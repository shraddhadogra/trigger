==> flow/design.v <==
`timescale 1ns/1ps
`timescale 1 ps / 1 ps
module hit_counter (
input [31:0] hit,  
input ld, 	 
input ce,    
input clk,	 
input clr,	 
output [15:0] q, 
output max 	 
);
wire [15:0] c1,c2,c3,c4,c5,c6,c7,c8,c9,c10;
wire [15:0] c11,c12,c13,c14,c15,c16,c17,c18,c19,c20;
wire [15:0] c21,c22,c23,c24,c25,c26,c27,c28,c29,c30;
wire [15:0] c31;
wire [31:0] cy;
reg [31:0] ehit;
parameter zero=16'd0;
always @(negedge clk) if (ce&~max)ehit<=hit; else ehit<=32'd0;  
sync_counter cnt0(
.d(zero), 
.ld(ld),
.en(ehit[0]),
.clk(clk),
.clr(clr),
.q(c1),
.cy(cy[0])
);
sync_counter cnt1(
.d(c1), 
.ld(ld),
.en(ehit[1]),
.clk(clk),
.clr(clr),
.q(c2),
.cy(cy[1])
);
sync_counter cnt2(
.d(c2), 
.ld(ld),
.en(ehit[2]),
.clk(clk),
.clr(clr),
.q(c3),
.cy(cy[2])
);
sync_counter cnt3(
.d(c3), 
.ld(ld),
.en(ehit[3]),
.clk(clk),
.clr(clr),
.q(c4),
.cy(cy[3])
);
sync_counter cnt4(
.d(c4), 
.ld(ld),
.en(ehit[4]),
.clk(clk),
.clr(clr),
.q(c5),
.cy(cy[4])
);
sync_counter cnt5(
.d(c5), 
.ld(ld),
.en(ehit[5]),
.clk(clk),
.clr(clr),
.q(c6),
.cy(cy[5])
);
sync_counter cnt6(
.d(c6), 
.ld(ld),
.en(ehit[6]),
.clk(clk),
.clr(clr),
.q(c7),
.cy(cy[6])
);
sync_counter cnt7(
.d(c7), 
.ld(ld),
.en(ehit[7]),
.clk(clk),
.clr(clr),
.q(c8),
.cy(cy[7])
);
sync_counter cnt8(
.d(c8), 
.ld(ld),
.en(ehit[8]),
.clk(clk),
.clr(clr),
.q(c9),
.cy(cy[8])
);
sync_counter cnt9(
.d(c9), 
.ld(ld),
.en(ehit[9]),
.clk(clk),
.clr(clr),
.q(c10),
.cy(cy[9])
);
sync_counter cnt10(
.d(c10), 
.ld(ld),
.en(ehit[10]),
.clk(clk),
.clr(clr),
.q(c11),
.cy(cy[10])
);
sync_counter cnt11(
.d(c11), 
.ld(ld),
.en(ehit[11]),
.clk(clk),
.clr(clr),
.q(c12),
.cy(cy[11])
);
sync_counter cnt12(
.d(c12), 
.ld(ld),
.en(ehit[12]),
.clk(clk),
.clr(clr),
.q(c13),
.cy(cy[12])
);
sync_counter cnt13(
.d(c13), 
.ld(ld),
.en(ehit[13]),
.clk(clk),
.clr(clr),
.q(c14),
.cy(cy[13])
);
sync_counter cnt14(
.d(c14), 
.ld(ld),
.en(ehit[14]),
.clk(clk),
.clr(clr),
.q(c15),
.cy(cy[14])
);
sync_counter cnt15(
.d(c15), 
.ld(ld),
.en(ehit[15]),
.clk(clk),
.clr(clr),
.q(c16),
.cy(cy[15])
);
sync_counter cnt16(
.d(c16), 
.ld(ld),
.en(ehit[16]),
.clk(clk),
.clr(clr),
.q(c17),
.cy(cy[16])
);
sync_counter cnt17(
.d(c17), 
.ld(ld),
.en(ehit[17]),
.clk(clk),
.clr(clr),
.q(c18),
.cy(cy[17])
);
sync_counter cnt18(
.d(c18), 
.ld(ld),
.en(ehit[18]),
.clk(clk),
.clr(clr),
.q(c19),
.cy(cy[18])
);
sync_counter cnt19(
.d(c19), 
.ld(ld),
.en(ehit[19]),
.clk(clk),
.clr(clr),
.q(c20),
.cy(cy[19])
);
sync_counter cnt20(
.d(c20), 
.ld(ld),
.en(ehit[20]),
.clk(clk),
.clr(clr),
.q(c21),
.cy(cy[20])
);
sync_counter cnt21(
.d(c21), 
.ld(ld),
.en(ehit[21]),
.clk(clk),
.clr(clr),
.q(c22),
.cy(cy[21])
);
sync_counter cnt22(
.d(c22), 
.ld(ld),
.en(ehit[22]),
.clk(clk),
.clr(clr),
.q(c23),
.cy(cy[22])
);
sync_counter cnt23(
.d(c23), 
.ld(ld),
.en(ehit[23]),
.clk(clk),
.clr(clr),
.q(c24),
.cy(cy[23])
);
sync_counter cnt24(
.d(c24), 
.ld(ld),
.en(ehit[24]),
.clk(clk),
.clr(clr),
.q(c25),
.cy(cy[24])
);
sync_counter cnt25(
.d(c25), 
.ld(ld),
.en(ehit[25]),
.clk(clk),
.clr(clr),
.q(c26),
.cy(cy[25])
);
sync_counter cnt26(
.d(c26), 
.ld(ld),
.en(ehit[26]),
.clk(clk),
.clr(clr),
.q(c27),
.cy(cy[26])
);
sync_counter cnt27(
.d(c27), 
.ld(ld),
.en(ehit[27]),
.clk(clk),
.clr(clr),
.q(c28),
.cy(cy[27])
);
sync_counter cnt28(
.d(c28), 
.ld(ld),
.en(ehit[28]),
.clk(clk),
.clr(clr),
.q(c29),
.cy(cy[28])
);
sync_counter cnt29(
.d(c29), 
.ld(ld),
.en(ehit[29]),
.clk(clk),
.clr(clr),
.q(c30),
.cy(cy[29])
);
sync_counter cnt30(
.d(c30), 
.ld(ld),
.en(ehit[30]),
.clk(clk),
.clr(clr),
.q(c31),
.cy(cy[30])
);
sync_counter cnt31(
.d(c31), 
.ld(ld),
.en(ehit[31]),
.clk(clk),
.clr(clr),
.q(q),
.cy(cy[31])
);
assign max = cy[0] | cy[1] | cy[2] | cy[3] | cy[4] | cy[5] | cy[6] | cy[7] | cy[8] | cy[9] | cy[10] | cy[11] | cy[12] | cy[13] | cy[14] | cy[15] | cy[16] | cy[17] | cy[18] | cy[19] | cy[20] | cy[21] | cy[22] | cy[23] | cy[24] | cy[25] | cy[26] | cy[27] | cy[28] | cy[29] | cy[30] | cy[31];
endmodule  
`timescale 1 ps / 1 ps
module sync_counter #(
	  parameter MAX=16'd50000
    )(
input wire [15:0] d,  
input wire ld, 	 
input wire en,	 
input wire clk,	 
input wire clr,	 
output wire [15:0] q, 
output reg cy 	 
);
reg [15:0] cnt=0;
always @(posedge clk)begin
if (clr) begin
  cnt <= 16'b0 ;
end 
else if (ld) begin
  cnt <= d;
end 
else if (en) begin
  cnt <= cnt + 1;
	end
if (cnt >= MAX)cy <= 1'd1;
  	else cy <= 1'd0;
end
assign q = cnt;
endmodule  
# Reports on hit_counter
# The steps from the RTL of hit_counter to its reports follow in flow order.
# Line numbers count from 1 in the design file above.
# The mark n/a stands for no value.
# setup
top_module,hit_counter
clock_port,clk
lib,sky130hd
lib_corner,tt_025C_1v80

# After elaboration
# Yosys after proc, flatten, opt, wreduce and memory -nomap, before mapping. Memory bits, and registers merged into a memory's read port (data or address), are not among the register bits. Print and check cells are not counted. Equal cells are merged and count once.
# bits
reg_bits,576
output_inout_bits,17
# classes
addsub,32
compare,32
mux,94
bitwise,33
n_reduce_logical,32
# ops
op,count
2-to-1 mux 16 bit,62
adder 16 x 1 -> 16 bit (second input constant),32
greater-or-equal comparator 16 bit (second input constant),32
nonzero test 2 bit,31
2-to-1 mux 1 bit,32
bitwise OR 1 bit,31
OR reduction 2 bit,1
bitwise AND 1 bit,1
inverter 1 bit,1

# Logic depth
# Yosys ltp: most cells in a row. Word level: on the elaborated netlist, between registers, memories and ports. Mapped: between sequential cells and ports; inverters and the memories' decode and read muxes count.
# depth
depth_word,33
abc_area,0
mapped_depth,7
ltp_nobuf,5

# After synthesis
# Source: synth_stat.txt of the flow (Yosys; design flattened, memories mapped). It holds for the ABC_AREA given above (unset counts as 0); a run with the other value may have another netlist.
# Totals and module areas in this step are rounded.
# mapped
cells,3692
mapped_area_um2,29800
ffs,576
n_buf,255
# by_type
cell,count
sky130_fd_sc_hd__dfxtp_1,576
sky130_fd_sc_hd__xnor2_1,287
sky130_fd_sc_hd__a211oi_1,281
sky130_fd_sc_hd__nor2_1,364
sky130_fd_sc_hd__nand2_1,339
sky130_fd_sc_hd__nand4_1,188
sky130_fd_sc_hd__nor4_1,174
sky130_fd_sc_hd__clkbuf_1,234
sky130_fd_sc_hd__a21oi_1,173
sky130_fd_sc_hd__ha_1,64
sky130_fd_sc_hd__xor2_1,86
sky130_fd_sc_hd__nand3_1,144
sky130_fd_sc_hd__nor3_1,134
sky130_fd_sc_hd__o21ai_0,129
sky130_fd_sc_hd__inv_1,149
sky130_fd_sc_hd__a311oi_1,44
sky130_fd_sc_hd__or3_1,55
sky130_fd_sc_hd__o211a_1,33
# Other cell types: 39; their cells: 238.
# By module: a second synthesis without flattening, with its own total; a netlist apart from the flattened one above.
# hier_totals
hier_cells,3798
area_unflattened_um2,31800
# Rows give one instance, submodules left out.
# by_module
mod,n_inst,cells,area_um2,mod_seq_area_um2
sync_counter,32,115,955,340
hit_counter,1,118,1240,641

# Measured results for hit_counter: 2 stored runs of the Yosys and OpenROAD flow on sky130hd. The settings differ; the order carries no meaning. The constraints put input and output delay at 20% of the set period each and load the outputs with 0.01 pF.
# By "power_mw" is meant OpenSTA's value without simulated activity: inputs other than the clock are taken to toggle once in ten clock periods, and the tool carries that through the logic.
# The measured numbers are rounded.
# Settings: n/a = not set for that run.
stored run,period_ns,CAP_MARGIN,CORE_MARGIN,CORE_UTILIZATION,SLEW_MARGIN,SETUP_SLACK_MARGIN,PLACE_DENSITY_LB_ADDON,CORE_ASPECT_RATIO,CTS_CLUSTER_DIAMETER,finalUtil_frac,ws_setup_ns,power_mw,die_um2,post_synth_area_um2
flow run 1,6.33,20,2,40,20,n/a,n/a,n/a,n/a,0.447,1.23,8.86,76700,29800
flow run 2,4.7,15,2,62,20,1.32,0.28,0.68,273,0.863,0.495,12.1,49800,29800
